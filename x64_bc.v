==> flow/design.v <==
`timescale 1ns / 1ps
module x64_bc(
    input clk,
    input rst,
    input in_enable,
    input [3:0] cnt,
    input [63:0] data_i_a,
    input [63:0] data_i_b,
    output reg [7:0] data_o,
    output reg done
    );
    reg [127:0] temp;
always@(posedge clk or negedge rst)
begin
if(!rst)
begin
    done<=0;
    temp<=0;
end
else
begin
if(cnt==14)
begin
    data_o<=temp[127:120];
    temp <= {data_i_b,data_i_a};
end
else
    begin
        data_o<=temp[127:120];
        temp<= {temp[119:0],8'b0};
        done<=0;
    end
end
end
endmodule
Tool chain data of x64_bc

The steps from the RTL of x64_bc to its reports follow in flow order.
Lines are those of the file above, counted from 1.
Operators: Yosys type, input widths -> output width; for muxes data width and select width s.
Library cell names are shortened.
The mark n/a stands for no value.

Top module: x64_bc
Clock input: clk
Cell library: sky130hd
Corner: tt_025C_1v80

After elaboration

Source: Yosys, flattened and elaborated, memories not mapped. Widths are those after wreduce; folded enables and synchronous resets count as part of the registers. Registers that Yosys merges into a memory's read port (data or address) are not register bits. Print and check cells do not count. Equal cells are merged and count once.

Register bits: 136
Bits of input ports: 135
Output and inout bits: 9

Eq/ne operators: 1
Multiplexer cells: 1

Operators by type and width:

| kind               | number |
| $mux 128           | 1 |
| $eq 4x4->1 const B | 1 |

Logic depth

Yosys ltp: most cells in a row. Word level: on the elaborated netlist, between registers, memories and ports. Mapped: between sequential cells and ports; inverters and the memories' decode and read muxes count.

Word-level depth: 2
ABC_AREA: 0
Depth in mapped cells: 5
Gate-level depth less buffers: 2

Synthesis result

The flow's flattened synthesis, as Yosys stat reports it; memories are mapped. The netlist is that of the ABC_AREA named above (0 if unset); the other value can give another one.
Totals and module areas in this step are rounded.

Cells in the netlist: 281
Cell area after synthesis: 5,060 um^2
Sequential area: 3,440 um^2
Flip-flops: 136
Buffer cells: 15

Cell types:

| type     | number | total area (um^2) |
| dfrtp_1  | 128    | 3.2E+03 |
| mux2_2   | 100    | 1,126.08 |
| mux2_4   | 20     | 300.288 |
| edfxtp_1 | 8      | 240.23 |
| buf_4    | 10     | 75.072 |
| and2_1   | 8      | 50.048 |
| buf_8    | 2      | 30.029 |
| buf_6    | 2      | 22.522 |
| and4b_1  | 1      | 10.01 |
| clkbuf_1 | 1      | 3.754 |
| conb_1   | 1      | 3.754 |

Path before layout

Source: OpenSTA report_checks on the synthesized netlist (no wires, ideal clock, input and output delay 20% of the period each), path of least setup slack; recovery checks are left aside. Register names are those of the netlist, which keeps one name where synthesis merged equal registers.

Path kind: input port to flip-flop
Start point: input port cnt[0]
End point: register temp[105]
Clock period: 1.37 ns
Input delay: 0.274 ns
Library setup time: 0.125 ns
Time at the first pin: 0.274 ns
Data arrival time: 1.251 ns
Required time: 1.245 ns
Setup slack: -0.006 ns
Path delay: 1.102 ns
Stages on the path: 5
Path buffers: 3
Synthesis period reached: 1.376 ns

"path delay" is the arrival time less input delay plus setup time.
"stages on the path": output pins that drive a net of the path, with the launching flip-flop's if there is one; two outputs of one cell count as two.
"synthesis period reached" = period - worst setup slack (recovery checks aside). The figure is calculated, with input and output delays left at 20% of the set period.
The rows between start and end are the longest chain of elaborated cells between them; the timing report does not say that the signal goes this way. Where chains are equally long, one stands for them.
A line is the first line of the expression or statement that the cell stems from. Yosys adds cells for indexed reads and writes and turns some case tables into memories.
A register here has more assigning lines than the two given.

Path through: and4b_1 -> buf_6 -> buf_6 -> buf_8 -> mux2_4
Cells in the longest elaborated chain: 2
Elaborated cells between the ends (all ways): 2
RTL lines with such cells: 1
Classes of those cells: eq/ne (1); mux (1)

Ends and longest elaborated chain, after synthesis:

| item               | line | text |
| start: declaration | 6    | `input [3:0] cnt,` |
| $eq 4x4->1         | 22   | `if(cnt==14)` |
| $mux 128           | 22   |  |
| end: assignment    | 25   | `temp <= {data_i_b,data_i_a};` |
| end: assignment    | 30   | `temp<= {temp[119:0],8'b0};` |
| end: declaration   | 12   | `reg [127:0] temp;` |

Timing after layout

Path of least setup slack in the final report of stored run 1 (OpenROAD, finished layout, wires in). Where an end is a register, its clock arrival counts in the times.

Path kind: flip-flop to output port
Start point: register data_o[7]
End point: output port data_o[7]
Clock period: 1.65 ns
Output delay: 0.33 ns
Time at the first pin: 0.51 ns
Data arrival time: 1.14 ns
Required time: 1.32 ns
Setup slack: 0.18 ns
Stages on the path: 2
Path buffers: 1

Path through: edfxtp_1 -> clkdlybuf4s15_1
Cells in the longest elaborated chain: 0
Elaborated cells between the ends (all ways): 0
RTL lines with such cells: 0

Ends and longest elaborated chain, post-layout:

| item               | line | text |
| start: declaration | 9    | `output reg [7:0] data_o,` |
| start: assignment  | 24   | `data_o<=temp[127:120];` |
| start: assignment  | 29   | `data_o<=temp[127:120];` |
| end: declaration   | 9    |  |

2 stored runs of x64_bc in the flow (synthesis by Yosys, layout by OpenROAD, sky130hd cells), in arbitrary order. Constraints: input delay and output delay 20% of the set period each, output load 0.01 pF.
"clock period reached" is the run's clock period less its worst setup slack. It is reckoned from that one timing run; input and output delays stay at 20% of the period that was set.
"total design power" rests on the timing tool's default activity at the inputs, not on a simulated workload.
The measured numbers are rounded.
A setting shown as . is not set for that run.
Among the results, . means that no value is shown for the run.

| setting or result                             | stored run 1 | stored run 2 |
| period_ns                                     | 1.65         | 3.02         |
| CORE_UTILIZATION                              | 58           | 64           |
| SETUP_SLACK_MARGIN                            | 0.14         | -0.01        |
| PLACE_DENSITY_LB_ADDON                        | 0.08         | 0.17         |
| HOLD_SLACK_MARGIN                             | 0.21         | .            |
| ABC_AREA                                      | 0            | .            |
| GPL_ROUTABILITY_DRIVEN                        | 0            | .            |
| CTS_CLUSTER_DIAMETER                          | 139          | .            |
| MIN_ROUTING_LAYER                             | met2         | .            |
| MAX_ROUTING_LAYER                             | met5         | met4         |
| CAP_MARGIN                                    | 20           | 20           |
| CORE_MARGIN                                   | 2            | 5            |
| SLEW_MARGIN                                   | 20           | 20           |
| CELL_PAD_IN_SITES_DETAIL_PLACEMENT            | .            | 1            |
| CTS_CLUSTER_SIZE                              | .            | 44           |
| chip area in the Yosys report (um^2)          | 5,060        | .            |
| full die area (um^2)                          | 9,500        | .            |
| standard-cell area of the final layout (um^2) | 7,160        | .            |
| utilization in the final report               | 0.833        | .            |
| lowest setup slack (ns)                       | 0.184        | .            |
| total design power (µW)                       | 8,250        | .            |
| clock period reached (ns)                     | 1.466        | .            |

Stored run 2: unfinished; error DPL-0033 in placement
