==> flow/design.v <==
`timescale 1ns / 1ps
module x64_cbn(
    input clk,
    input rst,
    input [7:0] data_i,
    output reg [63:0] data_o_a,
    output reg [63:0] data_o_b,
    output reg output_en,
    output reg output_en1,
    output reg [3:0] cnt
    );
reg [3:0] cnt;
reg [127:0] data_o_temp;
always@(posedge clk or negedge rst)
begin
if(!rst)
begin
    cnt=0;
    output_en<=0;
    data_o_temp<=0;
end
else
    begin
    if(cnt == 0)
    begin
        cnt <= cnt + 1;
        output_en<=1;
        data_o_a<=data_o_temp[63:0];
        data_o_b<=data_o_temp[127:64];
        data_o_temp[127:8]<= data_o_temp[119:0];
        data_o_temp[7:0]<= data_i;
    end
else
    begin
        output_en<=0;        
        cnt <= cnt + 1;
        data_o_temp[127:8]<= data_o_temp[119:0];
        data_o_temp[7:0]<= data_i;
    end
end
end
always@(posedge clk)
begin
    output_en1<=output_en;
end
endmodule
# [Reports on x64_cbn]
# What the tools print for x64_cbn, step after step.
# Lines are those of the file above, counted from 1.
# Library cell names are shortened.
# Not given: n/a
[setup] top_module="x64_cbn" clk_port="clk" cell_library="sky130hd" corner="tt_025C_1v80"

# [Elaborated design]
# Yosys after proc, flatten, opt, wreduce and memory -nomap, before mapping. Enables and synchronous resets that opt folds into registers are not counted as muxes. Memory bits, and registers merged into a memory's read port (data or address), are not among the register bits. Print and check cells are not counted. Equal cells are merged and count once.
[bits] n_memories=0 latchBits=0 clocked_rd_ports_x_width=0 register_bits=262 rom_bits=0 wordCells=10 ram_bits=0 inputBits=10 out_inout_bits=134
[op_classes] mul=0 addsub=1 mux=1 n_eq=0 n_div=0 logic=0 n_reduce_logical=2 cmp=0 shifts=0
[op_table] operator="adder 4 x 1 -> 4 bit with constant B" count=1
[op_table] operator="zero test 4 bit" count=1
[op_table] operator="AND reduction 2 bit" count=1
[op_table] operator="two-way mux 1 bit" count=1

# [Logic depth]
# Longest topological path by Yosys (ltp), each cell counted once; first at word level (registers and memories cut), then after technology mapping (sequential cells cut; the memories' decode and read muxes count).
[logic_depth] word_depth=2 abc_area=0 depth_mapped=4

# [After synthesis]
# The flow's flattened synthesis, as Yosys stat reports it; memories are mapped. The netlist is that of the ABC_AREA named above (0 if unset); the other value can give another one.
# Totals and module areas in this step are rounded.
[mapped] cell_count=271 flip_flops=262 seqArea_um2=7200 buffers=0 mapped_area_um2=7300
[by_type] cell="edfxtp_1" count=128
[by_type] cell="dfrtp_1" count=133
[by_type] cell="ha_1" count=2
[by_type] cell="dfxtp_1" count=1
[by_type] cell="nor3b_2" count=1
[by_type] cell="xnor2_1" count=1
[by_type] cell="xor2_1" count=1
[by_type] cell="inv_1" count=2
[by_type] cell="and2_1" count=1
[by_type] cell="nand3_1" count=1

# [Worst setup path after synthesis]
# OpenSTA on the mapped netlist: ideal clock, no wires. The path of least setup slack (recovery checks aside). Input and output delay are each 20% of the period. Register names are those of the netlist, which keeps one name where synthesis merged equal registers.
[synth_timing] kind="input to register" from="input rst" to="register data_o_a[0]" in_delay_ns=1.838 setup_time_ns=0.503 t_arrival_ns=4.771 stages=1 path_delay_ns=3.436 path_slack_ns=3.916 required_time_ns=8.687 clock_period_ns=9.19 period_less_setup_slack_ns=5.274
# "path_delay_ns" = arrival - input delay + setup time.
# "stages": output pins that drive a net of the path, with the launching flip-flop's if there is one; two outputs of one cell count as two.
# "period_less_setup_slack_ns" is the clock period less the worst setup slack; recovery checks do not enter. This is arithmetic on one report: input and output delays are still those of the set period (20% each).
# The rows between start and end are the longest chain of elaborated cells between them; the timing report does not say that the signal goes this way. Where chains are equally long, one stands for them.
# A line is the first line of the expression or statement that the cell stems from. Yosys adds cells for indexed reads and writes and turns some case tables into memories.
[synth_between] cell_sequence="and2_1" elab_chain_cells=1
[synth_lines] element="start: declaration" line=4 text="input rst,"
[synth_lines] element="AND reduction 2 bit"
[synth_lines] element="end: assignment" line=28 text="data_o_a<=data_o_temp[63:0];"
[synth_lines] element="end: declaration" line=6 text="output reg [63:0] data_o_a,"

# [Worst path after layout]
# From the final timing report of record 1: the path of least setup slack in the routed layout; clock arrival at registers is part of the times.
[layout_timing] kind="register to output" from="register cnt[2]" to="output cnt[2]" stages=2 path_slack_ns=2.64 t_arrival_ns=1.48 output_delay_ns=1.03 required_time_ns=4.11 clock_period_ns=5.14
# A register here has more assigning lines than the two given.
[layout_between] cell_sequence="dfrtp_1 -> clkdlybuf4s50_1" elab_chain_cells=0
[layout_lines] element="start: declaration" line=10 text="output reg [3:0] cnt"
[layout_lines] element="start: assignment" line=26 text="cnt <= cnt + 1;"
[layout_lines] element="start: assignment" line=36 text="cnt <= cnt + 1;"
[layout_lines] element="end: declaration" line=10

# Measured data: module x64_cbn, platform sky130hd, 2 stored runs of the flow under differing settings, order arbitrary. Input and output delays are each 20% of the period that was set; the output load is 0.01 pF.
# By "achievedPeriod_ns" is meant the clock period of the run minus its worst setup slack. This is arithmetic on one report: input and output delays are still those of the set period (20% each).
# "worst_path_allowed_less_slack_ns": the worst setup path's part of the clock period (all of it between registers, 20% less for each end at a port) less its slack. A launch clock that arrives late makes it longer, a capture clock that arrives late makes it shorter.
# "power_uw": no workload was simulated; the value follows from the tool's default switching activity.
# Results are given in rounded form.
run="record 1" settings period_ns=5.14 CORE_UTILIZATION=51 CAP_MARGIN=20 CORE_MARGIN=2 SLEW_MARGIN=20
run="record 1" results timing.hold.ws_ns=0.36 worst_path_allowed_less_slack_ns=1.48 worst_setup_path_type="register to output" design_die_area_um2=15000 achievedPeriod_ns=2.504 setup_tns_ns=0.000 ys_area_um2=7300 power_uw=4300 finish.stdcell_area_um2=9800 worstSetupSlack_ns=2.6
run="record 2" settings period_ns=6.11 CORE_UTILIZATION=58 SLEW_MARGIN=5 MIN_ROUTING_LAYER="met1" MAX_ROUTING_LAYER="met5" CAP_MARGIN=20 CORE_MARGIN=2
run="record 2" results timing.hold.ws_ns=0.36 worst_path_allowed_less_slack_ns=1.75 worst_setup_path_type="input to register" design_die_area_um2=13000 achievedPeriod_ns=2.968 setup_tns_ns=0.000 ys_area_um2=7300 power_uw=3600 finish.stdcell_area_um2=9700 worstSetupSlack_ns=3.1
